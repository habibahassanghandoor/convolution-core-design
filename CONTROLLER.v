==> flow/design.v <==
module controller (
	input 				clk,
	input   			rst,
	input 		[1:0] 	control,
	input 		[127:0] Datain,
	output 	reg			wren_K,
	output	reg [31:0]  wrK_data1,wrK_data2,wrK_data3,wrK_data4,
	output 	reg [5:0] 	K_addr1,K_addr2,K_addr3,K_addr4,
	output  reg			readen_K,
	output 	reg [5:0]	rd_addK,
	output  reg			wren_reg,
	output  reg [7:0] 	data_M,data_N,data_S,data_L,data_W,
	output	reg [2:0]   addr_M, addr_N, addr_S, addr_L, addr_W,
	output	reg			wren_in,
	output 	reg [31:0] 	wrin_data1,wrin_data2,wrin_data3,wrin_data4,
	output 	reg [7:0] 	in_addr1,in_addr2,in_addr3,in_addr4,
	output  reg			readen_in,
	output 	reg [7:0]	rd_addin,  
	output  reg [7:0]	output_size,
	output reg size_valid ,
	output reg [7:0] kernel_size,
	output reg invalid_operation
	);
reg [7:0] M,N,S,L,W;
reg [7:0] Kadd_pointer;
reg [7:0] inadd_pointer;
reg [7:0] R,C,Pointer_E, r ,c;
reg start;  
reg Done;   
always @(posedge clk or negedge rst) begin	
	if(~rst) begin
		wren_K <= 0;
		wren_in <= 0;
		wren_reg <= 0;
		Done <= 0;
	 	Kadd_pointer <= 0;
	 	inadd_pointer <= 0;
	 	R <= 0;
	 	C <= 0;
	 	r <= 0;
	 	c <= 0;
	 	Pointer_E <= 0;
	 	rd_addin <=0 ;
	 	start <= 1;
	 	size_valid <= 1'b0;
	 	addr_M <= 3'd0;
	 	addr_N <= 3'd1;
	 	addr_S <= 3'd2;
	 	addr_L <= 3'd3;
	 	addr_W <= 3'd4;
	end
	else begin
		case (control)
			2'b00: 	begin  
						M <= Datain[7:0];
						N <= Datain[15:8];
						S <= Datain[23:16];
						L <= Datain[31:24];
						W <= Datain[39:32];
						data_M <= Datain[7:0];
						data_N <= Datain[15:8];
						data_S <= Datain[23:16];
						data_L <= Datain[31:24];
						data_W <= Datain[39:32];
						wren_reg <= 1;
						Kadd_pointer <= 0;
	 					inadd_pointer <= 0;
	 					start <= 1;
	 					output_size <= ((L-M)/S)+1 ;
	 					size_valid <= 1'b1; 
	 					kernel_size <= M; 
	 					Done <= 0;
	 					if ((M != N) || (L != W) || (M > L))
	 					  begin
	 					    invalid_operation <= 1'b1;
	 					  end
	 					  else 
	 					    begin
	 					      invalid_operation <= 1'b0;
	 					    end
				   	end
			2'b01:	begin  
						wrK_data1 <= Datain[31:0];
						wrK_data2 <= Datain[63:32];
						wrK_data3 <= Datain[95:64];
						wrK_data4 <= Datain[127:96];
						K_addr1 <= Kadd_pointer;
						K_addr2 <= Kadd_pointer + 1 ;
						K_addr3 <= Kadd_pointer + 2 ;
						K_addr4 <= Kadd_pointer + 3 ;
						Kadd_pointer <= Kadd_pointer + 4;
						wren_K <= 1;
						wren_in <= 0;
						wren_reg <= 0;
	 					inadd_pointer <= 0;
	 					start <= 1;
	 					size_valid <= 1'b0;
	 					Done <= 0;
					end
			2'b10:	begin  
						wrin_data1 <= Datain[31:0];
						wrin_data2 <= Datain[63:32];
						wrin_data3 <= Datain[95:64];
						wrin_data4 <= Datain[127:96];
						in_addr1 <= inadd_pointer;
						in_addr2 <= inadd_pointer + 1 ;
						in_addr3 <= inadd_pointer + 2 ;
						in_addr4 <= inadd_pointer + 3 ;
						inadd_pointer <= inadd_pointer + 4;
						Done <=  0;
						wren_K <= 0;
						wren_in <= 1;
						wren_reg <= 0;
	 					Kadd_pointer <= 0;
	 					start <= 1;
	 					size_valid <= 1'b0;
					end	
			2'b11:	begin 
			          wren_K <= 0;
						    wren_in <= 0;
						    wren_reg <= 0;
								if(start) begin  
									rd_addK <= 0;
									rd_addin <= 0;
									readen_in <= 1;
									readen_K <= 1;
									start <= 0;
									size_valid <= 1'b0;
								end
								else begin
									if((c == N-1) && (r == M-1) && (~Done)) begin  
										c <= 0;
										r <= 0;
										C = C + S;  
										if((C + N) > W && (~Done)) begin  
											C <= 0;
											R = R + S;	 
											Pointer_E =  0 ;  
											Pointer_E = W * R;
											rd_addin = Pointer_E;
											rd_addK = 0;
											if((R + M) > L) begin  
												C = 0 ;
												R = 0;
												Done = 1;
												readen_in <= 0;
									      readen_K <= 0;
												rd_addin = 0;  
												Pointer_E = 0;  
												rd_addK = 0;  
											end
										end
										else begin
											if (~Done) begin
												rd_addin <= Pointer_E + S;  
												Pointer_E <= Pointer_E + S;  
												rd_addK <= 0;  
											end
										end
									end
									else begin  
										if(((c+1) == N) && (~Done)) begin  
											c <= 0;
											rd_addin <= rd_addin + (L-M+1);  
											rd_addK <= rd_addK + 1;  
											if((r+1) == M) begin  
												r <= 0;
											end
											else begin  
												r <= r + 1;
											end
										end
										else begin  
											if(~Done) begin
												c <= c + 1;
												rd_addin <= rd_addin + 1;
												rd_addK <= rd_addK + 1;
											end
										end
									end
								end
						end
		endcase
	end
end
endmodule 
==> From RTL to reports: controller <==
Tool output for the design above, in the order of the flow.
Line numbers count from 1 in the design file above.
{ "design": {"top_module": "controller", "clk_port": "clk", "lib": "sky130hd", "corner": "tt_025C_1v80"} }

==> Word-level counts <==
Counts by Yosys on the flattened word-level netlist (proc, flatten, opt, wreduce; memories kept). Register bits leave out memories and registers merged into their read ports (data or address). Print and check cells are left out. Cells with the same type and inputs are merged into one.
{ "classes": {"add_sub_neg": 23, "multipliers": 1, "div": 1, "cmp": 3, "equal": 18, "shifts": 0, "muxes": 51, "n_logic": 3, "reduce_and_logical": 37} }
{ "op_table": {"columns": ["op", "n"], "rows": [
  ["divider 32 x 8 -> 32 bit", 1],
  ["2-to-1 mux 8 bit", 27],
  ["== test 32 x 8 -> 1 bit", 2],
  ["== test 8 x 32 -> 1 bit", 2],
  ["multiplier 8 x 8 -> 8 bit", 1],
  ["adder 8 bit", 6],
  ["2-to-1 mux 6 bit", 7],
  ["case mux 8 bit (select 2 bit)", 2],
  ["adder 8 x 1 -> 8 bit with constant B", 3],
  ["adder 8 x 2 -> 8 bit with constant B", 3],
  ["greater-than comparator 8 bit", 3],
  ["nonzero test 2 bit", 9],
  ["adder 8 x 1 -> 9 bit with constant B", 2],
  ["subtractor 8 x 1 -> 9 bit with constant B", 2],
  ["AND reduction 4 bit", 4],
  ["adder 8 x 3 -> 8 bit with constant B", 2],
  ["inequality test 8 bit", 2],
  ["AND reduction 3 bit", 4],
  ["adder 6 x 1 -> 6 bit with constant B", 2],
  ["adder 6 x 2 -> 6 bit with constant B", 2],
  ["inequality test 2 bit with constant B", 5],
  ["OR reduction 2 bit", 5],
  ["inequality test 5 bit with constant B", 2],
  ["case mux 1 bit (select 2 bit)", 5],
  ["subtractor 8 x 8 -> 9 bit", 1],
  ["2-to-1 mux 1 bit", 9],
  ["AND reduction 2 bit", 4],
  ["OR reduction 3 bit", 2]
]} }
Other operator kinds: 11; their cells: 18.
{ "word_totals": {"regBits": 446, "latchBits": 0, "mem_bits_rw": 0, "rom_bits": 0, "clocked_rd_ports_x_width": 0, "memories": 0, "input_bits": 132, "out_inout_bits": 404, "elab_cells": 177} }

==> Depth <==
Longest topological path by Yosys (ltp), each cell counted once; first at word level (registers and memories cut), then after technology mapping (sequential cells cut; the memories' decode and read muxes count).
{ "logic_depth": {"ltp_word": 8, "abc_area": 0, "depth_mapped": 456, "depth_no_buf": 425} }

==> Netlist <==
Yosys stat after the flow's synthesis: flattened, memories mapped to cells. It holds for the ABC_AREA given above (unset counts as 0); a run with the other value may have another netlist.
{ "types": {"columns": ["cell", "n", "type_area_um2"], "rows": [
  ["sky130_fd_sc_hd__edfxtp_1", 339, 1.02E+04],
  ["sky130_fd_sc_hd__ha_1", 330, 4128.96],
  ["sky130_fd_sc_hd__xnor2_1", 192, 1.68E+03],
  ["sky130_fd_sc_hd__dfrtp_1", 63, 1.58E+03],
  ["sky130_fd_sc_hd__o21a_1", 169, 1.27E+03],
  ["sky130_fd_sc_hd__a21oi_1", 249, 1.25E+03],
  ["sky130_fd_sc_hd__nor2_1", 333, 1.25E+03],
  ["sky130_fd_sc_hd__nand2_1", 312, 1.17E+03],
  ["sky130_fd_sc_hd__nor3_1", 209, 1.05E+03],
  ["sky130_fd_sc_hd__xor2_1", 100, 875.84],
  ["sky130_fd_sc_hd__o21ai_0", 170, 850.816],
  ["sky130_fd_sc_hd__inv_1", 163, 611.837],
  ["sky130_fd_sc_hd__nand3_1", 119, 595.571],
  ["sky130_fd_sc_hd__mux2_2", 52, 585.562],
  ["sky130_fd_sc_hd__o31ai_1", 78, 585.562],
  ["sky130_fd_sc_hd__a21o_1", 69, 517.997],
  ["sky130_fd_sc_hd__and2_1", 80, 500.48],
  ["sky130_fd_sc_hd__buf_4", 54, 405.389]
]} }
Not listed: further types 103, cells in them 1028.
{ "synth_totals": {"mapped_cells": 4109, "yosys_area_mm2": 0.0370268, "sequential_area_mm2": 0.0117826, "ff_cells": 403, "n_buf": 164} }

==> Path before layout <==
OpenSTA on the mapped netlist: ideal clock, no wires. The path of least setup slack (recovery checks aside). Input and output delay are each 20% of the period. Register names are those of the netlist, which keeps one name where synthesis merged equal registers.
{ "synth_path": {"path_type": "reg2reg", "startpoint": "register M[6]", "endpoint": "register output_size[6]", "tclk_ns": 172.0, "setup_ns": 0.266, "t_arrival_ns": 82.741, "required_time_ns": 171.734, "path_slack_ns": 88.993, "delay_ns": 83.007, "stages": 439, "path_buffers": 35, "period_less_setup_slack_ns": 83.007} }
"delay_ns" = arrival - input delay + setup time.
"stages": output pins that drive a net of the path, with the launching flip-flop's if there is one; two outputs of one cell count as two.
"period_less_setup_slack_ns" = period - worst setup slack (recovery checks aside). The figure is calculated, with input and output delays left at 20% of the set period.
The rows between start and end are the longest chain of elaborated cells between them; the timing report does not say that the signal goes this way. Where chains are equally long, one stands for them.
A line is the first line of the expression or statement that the cell stems from. Yosys adds cells for indexed reads and writes and turns some case tables into memories.
{ "synth_between": {"cell_sequence": "sky130_fd_sc_hd__edfxtp_1 > sky130_fd_sc_hd__clkbuf_1 > sky130_fd_sc_hd__inv_1 > sky130_fd_sc_hd__ha_1 > sky130_fd_sc_hd__clkbuf_1 > sky130_fd_sc_hd__nand2_1 > sky130_fd_sc_hd__o22ai_1 > sky130_fd_sc_hd__o21a_1 > sky130_fd_sc_hd__inv_1 > sky130_fd_sc_hd__ha_1 > sky130_fd_sc_hd__nor2b_1 > sky130_fd_sc_hd__o211ai_1 > sky130_fd_sc_hd__nand2_1 > sky130_fd_sc_hd__clkbuf_1 > sky130_fd_sc_hd__o21ai_0 > sky130_fd_sc_hd__ha_1 > sky130_fd_sc_hd__o21a_1 > sky130_fd_sc_hd__o21a_1 > (+403 left out) > sky130_fd_sc_hd__ha_1 > sky130_fd_sc_hd__a21oi_1 > sky130_fd_sc_hd__nor2b_1 > sky130_fd_sc_hd__o21ai_0 > sky130_fd_sc_hd__nand2b_1 > sky130_fd_sc_hd__a21oi_1 > sky130_fd_sc_hd__nor2b_1 > sky130_fd_sc_hd__o21ai_0 > sky130_fd_sc_hd__nand2b_1 > sky130_fd_sc_hd__a21oi_1 > sky130_fd_sc_hd__nand2_1 > sky130_fd_sc_hd__nor4_1 > sky130_fd_sc_hd__o2111a_1 > sky130_fd_sc_hd__nand4_1 > sky130_fd_sc_hd__or2_1 > sky130_fd_sc_hd__ha_1 > sky130_fd_sc_hd__nand2_1 > sky130_fd_sc_hd__xnor2_1", "elab_chain_len": 3, "cells_between": 3, "classes_between": "2 x add/sub; 1 x div"} }
{ "synth_lines": {"columns": ["element", "line", "text"], "rows": [
  ["start: declaration", 24, "reg [7:0] M,N,S,L,W;"],
  ["start: assignment", 55, "M <= Datain[7:0];"],
  ["subtractor 8 x 8 -> 9 bit", 69, "output_size <= ((L-M)/S)+1 ;"],
  ["divider 32 x 8 -> 32 bit", 69, null],
  ["adder 8 x 1 -> 8 bit", 69, null],
  ["end: assignment", 69, null],
  ["end: declaration", 19, "output reg [7:0] output_size,"]
]} }

==> Timing after layout <==
Path of least setup slack in the final report of stored run 1 (OpenROAD, finished layout, wires in). Where an end is a register, its clock arrival counts in the times.
{ "layout_path": {"path_type": "reg2reg", "startpoint": "register M[6]", "endpoint": "register output_size[6]", "tclk_ns": 128.0, "setup_ns": 0.26, "t_arrival_ns": 94.89, "required_time_ns": 128.30, "path_slack_ns": 33.40, "stages": 407, "path_buffers": 8} }
The rows between start and end are the longest chain of elaborated cells between them; the timing report does not say that the signal goes this way. Where chains are equally long, one stands for them.
{ "layout_between": {"cell_sequence": "sky130_fd_sc_hd__edfxtp_1 > sky130_fd_sc_hd__inv_1 > sky130_fd_sc_hd__ha_1 > sky130_fd_sc_hd__nand2_1 > sky130_fd_sc_hd__o22ai_1 > sky130_fd_sc_hd__o21a_1 > sky130_fd_sc_hd__buf_4 > sky130_fd_sc_hd__inv_1 > sky130_fd_sc_hd__ha_1 > sky130_fd_sc_hd__nor2b_1 > sky130_fd_sc_hd__o211ai_1 > sky130_fd_sc_hd__nand2_1 > sky130_fd_sc_hd__o21ai_0 > sky130_fd_sc_hd__ha_1 > sky130_fd_sc_hd__o21a_1 > sky130_fd_sc_hd__o21a_1 > sky130_fd_sc_hd__o31a_1 > sky130_fd_sc_hd__ha_1 > (+371 left out) > sky130_fd_sc_hd__a21oi_1 > sky130_fd_sc_hd__ha_1 > sky130_fd_sc_hd__nor2b_1 > sky130_fd_sc_hd__o21ai_0 > sky130_fd_sc_hd__nand2b_1 > sky130_fd_sc_hd__a21oi_1 > sky130_fd_sc_hd__nor2b_1 > sky130_fd_sc_hd__o21ai_0 > sky130_fd_sc_hd__nand2b_1 > sky130_fd_sc_hd__a21oi_1 > sky130_fd_sc_hd__nand2_1 > sky130_fd_sc_hd__nor4_1 > sky130_fd_sc_hd__o2111a_1 > sky130_fd_sc_hd__nand4_1 > sky130_fd_sc_hd__or2_1 > sky130_fd_sc_hd__ha_1 > sky130_fd_sc_hd__nand2_1 > sky130_fd_sc_hd__xnor2_1", "elab_chain_len": 3, "cells_between": 3, "classes_between": "2 x add/sub; 1 x div"} }
{ "layout_lines": {"columns": ["element", "line", "text"], "rows": [
  ["start: declaration", 24, "reg [7:0] M,N,S,L,W;"],
  ["start: assignment", 55, "M <= Datain[7:0];"],
  ["subtractor 8 x 8 -> 9 bit", 69, "output_size <= ((L-M)/S)+1 ;"],
  ["divider 32 x 8 -> 32 bit", 69, null],
  ["adder 8 x 1 -> 8 bit", 69, null],
  ["end: assignment", 69, null],
  ["end: declaration", 19, "output reg [7:0] output_size,"]
]} }

Lab notebook: controller

2 stored runs of controller in the flow (synthesis by Yosys, layout by OpenROAD, sky130hd cells), in arbitrary order. Constraints: input delay and output delay 20% of the set period each, output load 0.01 pF.
By "timing.achieved_period_ns" is meant the clock period of the run minus its worst setup slack. This is arithmetic on one report: input and output delays are still those of the set period (20% each).
"worst_setup_path_time_ns" = time allowed to the worst setup path (clock period - input delay - output delay, where it has them) - its slack; a late launch clock adds to it, a late capture clock takes from it.
[
  {
    "run": "stored run 1",
    "settings": { "period_ns": 128.0, "CORE_UTILIZATION": 35, "SETUP_SLACK_MARGIN": -2.0, "PLACE_DENSITY": 0.39, "CELL_PAD_IN_SITES_DETAIL_PLACEMENT": 0, "ABC_AREA": 0, "CTS_CLUSTER_SIZE": 82, "SLEW_MARGIN": 25, "CAP_MARGIN": 20, "CORE_MARGIN": 2 },
    "results": { "synth_area_mm2": 0.0370268, "design.die.area_mm2": 0.108409, "final_stdcell_area_mm2": 0.0448005, "post_route_util_pct": 42.6, "timing.setup.ws_ns": 33.404, "setup_tns_ns": 0.000, "timing.achieved_period_ns": 94.596, "worst_setup_path_time_ns": 94.60, "worstPathKind": "reg2reg" }
  },
  {
    "run": "stored run 2",
    "settings": { "period_ns": 82.6, "SETUP_SLACK_MARGIN": 1.53, "CAP_MARGIN": 20, "CORE_MARGIN": 2, "CORE_UTILIZATION": 40, "SLEW_MARGIN": 20 },
    "results": { "synth_area_mm2": 0.0370268, "design.die.area_mm2": 0.0950181, "final_stdcell_area_mm2": 0.0468775, "post_route_util_pct": 51.1, "timing.setup.ws_ns": 6.384, "setup_tns_ns": 0.000, "timing.achieved_period_ns": 76.216, "worst_setup_path_time_ns": 76.22, "worstPathKind": "reg2reg" }
  }
]
